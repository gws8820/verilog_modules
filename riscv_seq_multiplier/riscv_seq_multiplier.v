==> flow/design.v <==
module riscv_seq_multiplier(
	input clk_i, 
	input rstn_i,  
	input [3:0] id_alu_op_r, 
	input id_a_signed_r,
	input id_b_signed_r,
	input [31:0] id_ra_value_r,
	input [31:0] id_rb_value_r,
	output reg [63:0] mul_res_r,
	output ex_stall_mul_w
);
wire mul_request_w;
reg mul_busy_r, mul_ready_r;
reg [4:0] mul_count_r;
reg [63:0] mul_sum_w;
assign mul_request_w = (id_alu_op_r == 4'd10);
assign ex_stall_mul_w = mul_busy_r;
always @ (posedge clk_i or negedge rstn_i) begin
    if (!rstn_i) begin
        mul_busy_r <= 1'b0;
        mul_ready_r <= 1'b0;
        mul_count_r <= 5'b0;
        mul_res_r <= 64'b0;
    end else begin
        if (mul_busy_r) begin
            mul_sum_w = { 1'b0, mul_res_r[63:32] } + (mul_res_r[0] ? id_rb_value_r : 32'b0);
            mul_res_r <= { mul_sum_w, mul_res_r[31:1] };
            mul_count_r <= mul_count_r - 1;
            if (mul_count_r == 5'd0) begin
                mul_busy_r <= 1'b0;
                mul_ready_r <= 1'b1;
            end
        end else if (mul_ready_r) begin
            mul_ready_r <= 1'b0;
        end else if (mul_request_w) begin
            mul_count_r <= 5'd31;
            mul_busy_r <= 1'b1;
            mul_res_r <= { 32'b0, id_ra_value_r };
        end
    end
end
endmodule
# Step by step through the tools: riscv_seq_multiplier
# Tool output for the design above, in the order of the flow.
# Lines are those of the file above, counted from 1.
# The mark - stands for no value.
[inputs]
top_module = "riscv_seq_multiplier"
clk_port = "clk_i"
library = "sky130hd"
lib_corner = "tt_025C_1v80"

# Word level
# Yosys after proc, flatten, opt, wreduce and memory -nomap, before mapping. Memory bits, and registers merged into a memory's read port (data or address), are not among the register bits. Print and check cells are not counted. Equal cells are merged and count once.
[bits]
ff_bits = 71
out_inout_bits = 65
word_cells = 25
[classes]
addsub = 2
equal = 3
mux = 13
reduce_logical = 3
[op_table]
columns = ["op", "count"]
rows = [
  ["two-way mux 64 bit", 3],
  ["adder 32 x 32 -> 33 bit", 1],
  ["two-way mux 32 bit", 1],
  ["two-way mux 5 bit", 3],
  ["two-way mux 1 bit", 6],
  ["subtractor 5 x 1 -> 5 bit with constant B", 1],
  ["zero test 5 bit", 1],
  ["equality test 4 bit with constant B", 1],
  ["inequality test 2 x 1 -> 1 bit with constant B", 1],
  ["inequality test 2 bit with constant B", 1],
  ["AND reduction 2 bit", 1],
  ["nonzero test 2 bit", 1],
]

# Depth
# Longest topological path by Yosys (ltp), each cell counted once; first at word level (registers and memories cut), then after technology mapping (sequential cells cut; the memories' decode and read muxes count).
[logic_depth]
ltp_word = 4
ABC_AREA = 0
depth_mapped = 11
ltp_nobuf = 11

# After synthesis
# Source: synth_stat.txt of the flow (Yosys; design flattened, memories mapped). It holds for the ABC_AREA given above (unset counts as 0); a run with the other value may have another netlist.
# The area totals of this step are shown rounded.
[mapped]
mapped_cells = 587
synth_area_um2 = 5000
sequential_area_um2 = 1780
ffs = 71
[types]
columns = ["cell_type", "count"]
rows = [
  ["sky130_fd_sc_hd__dfrtp_1", 71],
  ["sky130_fd_sc_hd__ha_1", 34],
  ["sky130_fd_sc_hd__o21ai_0", 73],
  ["sky130_fd_sc_hd__nand2_1", 91],
  ["sky130_fd_sc_hd__mux2i_1", 33],
  ["sky130_fd_sc_hd__and2_1", 37],
  ["sky130_fd_sc_hd__a21oi_1", 41],
  ["sky130_fd_sc_hd__xnor2_1", 17],
  ["sky130_fd_sc_hd__a21o_1", 16],
  ["sky130_fd_sc_hd__clkbuf_1", 26],
  ["sky130_fd_sc_hd__nor2_1", 21],
  ["sky130_fd_sc_hd__xor2_1", 9],
  ["sky130_fd_sc_hd__nand3_1", 14],
  ["sky130_fd_sc_hd__o211ai_1", 7],
  ["sky130_fd_sc_hd__o21a_1", 7],
  ["sky130_fd_sc_hd__a31oi_1", 8],
  ["sky130_fd_sc_hd__inv_1", 11],
  ["sky130_fd_sc_hd__nor3_1", 8],
]
# Not listed: further types 38, cells in them 63.

# Path before layout
# OpenSTA on the mapped netlist: ideal clock, no wires. The path of least setup slack (recovery checks aside). Input and output delay are each 20% of the period. Register names are those of the netlist, which keeps one name where synthesis merged equal registers.
[synth_timing]
path_type = "input to register"
from = "in id_rb_value_r[0]"
to = "reg mul_res_r[61]"
tclk_ns = 4.66
input_delay_ns = 0.932
setup_ns = 0.069
launch_ns = 0.932
t_arrival_ns = 2.863
required_time_ns = 4.591
path_slack_ns = 1.729
path_delay_ns = 2.000
driving_pins = 11
n_path_buf = 0
synth_period_reached_ns = 2.931
# "path_delay_ns" = arrival - input delay + setup time.
# "driving_pins": output pins that drive a net of the path, with the launching flip-flop's if there is one; two outputs of one cell count as two.
# "synth_period_reached_ns" = period - worst setup slack (recovery checks aside). The figure is calculated, with input and output delays left at 20% of the set period.
# Between the ends stands the longest chain of elaborated cells between them, by number of cells; it is not shown to be the way that was timed. Of several equally long chains one is given.
# A line is the first line of the expression or statement that the cell stems from. Yosys adds cells for indexed reads and writes and turns some case tables into memories.
# At most two assigning lines are given for a register; there are more.
[synth_between]
path_cell_list = "sky130_fd_sc_hd__and2_1 sky130_fd_sc_hd__ha_1 sky130_fd_sc_hd__inv_1 sky130_fd_sc_hd__fa_1 sky130_fd_sc_hd__nand2b_1 sky130_fd_sc_hd__a21oi_1 sky130_fd_sc_hd__o211a_1 sky130_fd_sc_hd__a211o_2 sky130_fd_sc_hd__nor2_2 sky130_fd_sc_hd__or4_1 sky130_fd_sc_hd__nand3_1"
elab_chain_cells = 3
cells_between = 3
classes_between = "1 x add/sub; 2 x mux"
[synth_rtl]
columns = ["item", "line", "text"]
rows = [
  ["start: declaration", 8, "input [31:0] id_rb_value_r,"],
  ["two-way mux 32 bit", 26, "mul_sum_w = { 1'b0, mul_res_r[63:32] } + (mul_res_r[0] ? id_rb_value_r : 32'b0);"],
  ["adder 32 x 32 -> 33 bit", 26, ""],
  ["two-way mux 64 bit", 25, "if (mul_busy_r) begin"],
  ["end: assignment", 27, "mul_res_r <= { mul_sum_w, mul_res_r[31:1] };"],
  ["end: assignment", 38, "mul_res_r <= { 32'b0, id_ra_value_r };"],
  ["end: declaration", 9, "output reg [63:0] mul_res_r,"],
]

# Path in the finished layout
# From the final timing report of flow run A: the path of least setup slack in the routed layout; clock arrival at registers is part of the times.
[layout_timing]
path_type = "register to register"
from = "reg mul_res_r[0]"
to = "reg mul_res_r[59]"
tclk_ns = 2.59
setup_ns = 0.09
launch_ns = 0.34
t_arrival_ns = 2.86
required_time_ns = 2.84
path_slack_ns = -0.02
driving_pins = 12
n_path_buf = 2
# Between the ends stands the longest chain of elaborated cells between them, by number of cells; it is not shown to be the way that was timed. Of several equally long chains one is given.
# At most two assigning lines are given for a register; there are more.
[layout_between]
path_cell_list = "sky130_fd_sc_hd__dfrtp_2 sky130_fd_sc_hd__buf_12 sky130_fd_sc_hd__and2_1 sky130_fd_sc_hd__ha_4 sky130_fd_sc_hd__nand4_4 sky130_fd_sc_hd__or3_4 sky130_fd_sc_hd__nor2_1 sky130_fd_sc_hd__o211ai_1 sky130_fd_sc_hd__buf_4 sky130_fd_sc_hd__a31oi_4 sky130_fd_sc_hd__nor3_2 sky130_fd_sc_hd__o31ai_2"
elab_chain_cells = 3
cells_between = 3
classes_between = "1 x add/sub; 2 x mux"
[layout_rtl]
columns = ["item", "line", "text"]
rows = [
  ["start: declaration", 9, "output reg [63:0] mul_res_r,"],
  ["start: assignment", 27, "mul_res_r <= { mul_sum_w, mul_res_r[31:1] };"],
  ["start: assignment", 38, "mul_res_r <= { 32'b0, id_ra_value_r };"],
  ["two-way mux 32 bit", 26, "mul_sum_w = { 1'b0, mul_res_r[63:32] } + (mul_res_r[0] ? id_rb_value_r : 32'b0);"],
  ["adder 32 x 32 -> 33 bit", 26, ""],
  ["two-way mux 64 bit", 25, "if (mul_busy_r) begin"],
  ["end: assignment", 27, ""],
  ["end: assignment", 38, ""],
  ["end: declaration", 9, ""],
]

# Top module riscv_seq_multiplier; platform sky130hd; tools Yosys and OpenROAD; 2 stored runs in no particular order. Input and output delays are each 20% of the period that was set; the output load is 0.01 pF.
# "achieved_period_ns" is the run's clock period less its worst setup slack. It is reckoned from that one timing run; input and output delays stay at 20% of the period that was set.
# "critical_path_time_ns": the worst setup path's part of the clock period (all of it between registers, 20% less for each end at a port) less its slack. A launch clock that arrives late makes it longer, a capture clock that arrives late makes it shorter.
# "fin_power_w" rests on the timing tool's default activity at the inputs, not on a simulated workload.
# Measured values are rounded.

[[run]]
name = "flow run A"
[run.settings]
period_ns = 2.59
CORE_UTILIZATION = 44
CAP_MARGIN = 20
CORE_MARGIN = 2
SLEW_MARGIN = 20
[run.results]
synthesis_area_um2 = 5000
timing.setup.tns_ns = -0.052
setup_worst_slack_ns = -0.022
fin_power_w = 0.00828
post_route_util_pct = 71.2
achieved_period_ns = 2.612
design.die.area_um2 = 12200
critical_path_time_ns = 2.61
timing.worst_path_kind = "register to register"
finish.stdcell_area_um2 = 7820

[[run]]
name = "flow run B"
[run.settings]
period_ns = 1.65
CORE_UTILIZATION = 59
SETUP_SLACK_MARGIN = 0.45
PLACE_DENSITY_LB_ADDON = 0.11
CELL_PAD_IN_SITES_GLOBAL_PLACEMENT = 2
GPL_ROUTABILITY_DRIVEN = 0
CTS_CLUSTER_SIZE = 21
CTS_CLUSTER_DIAMETER = 178
CAP_MARGIN = 20
CORE_MARGIN = 2
SLEW_MARGIN = 20
[run.results]
outcome = "incomplete, placement halted on FLW-0024"
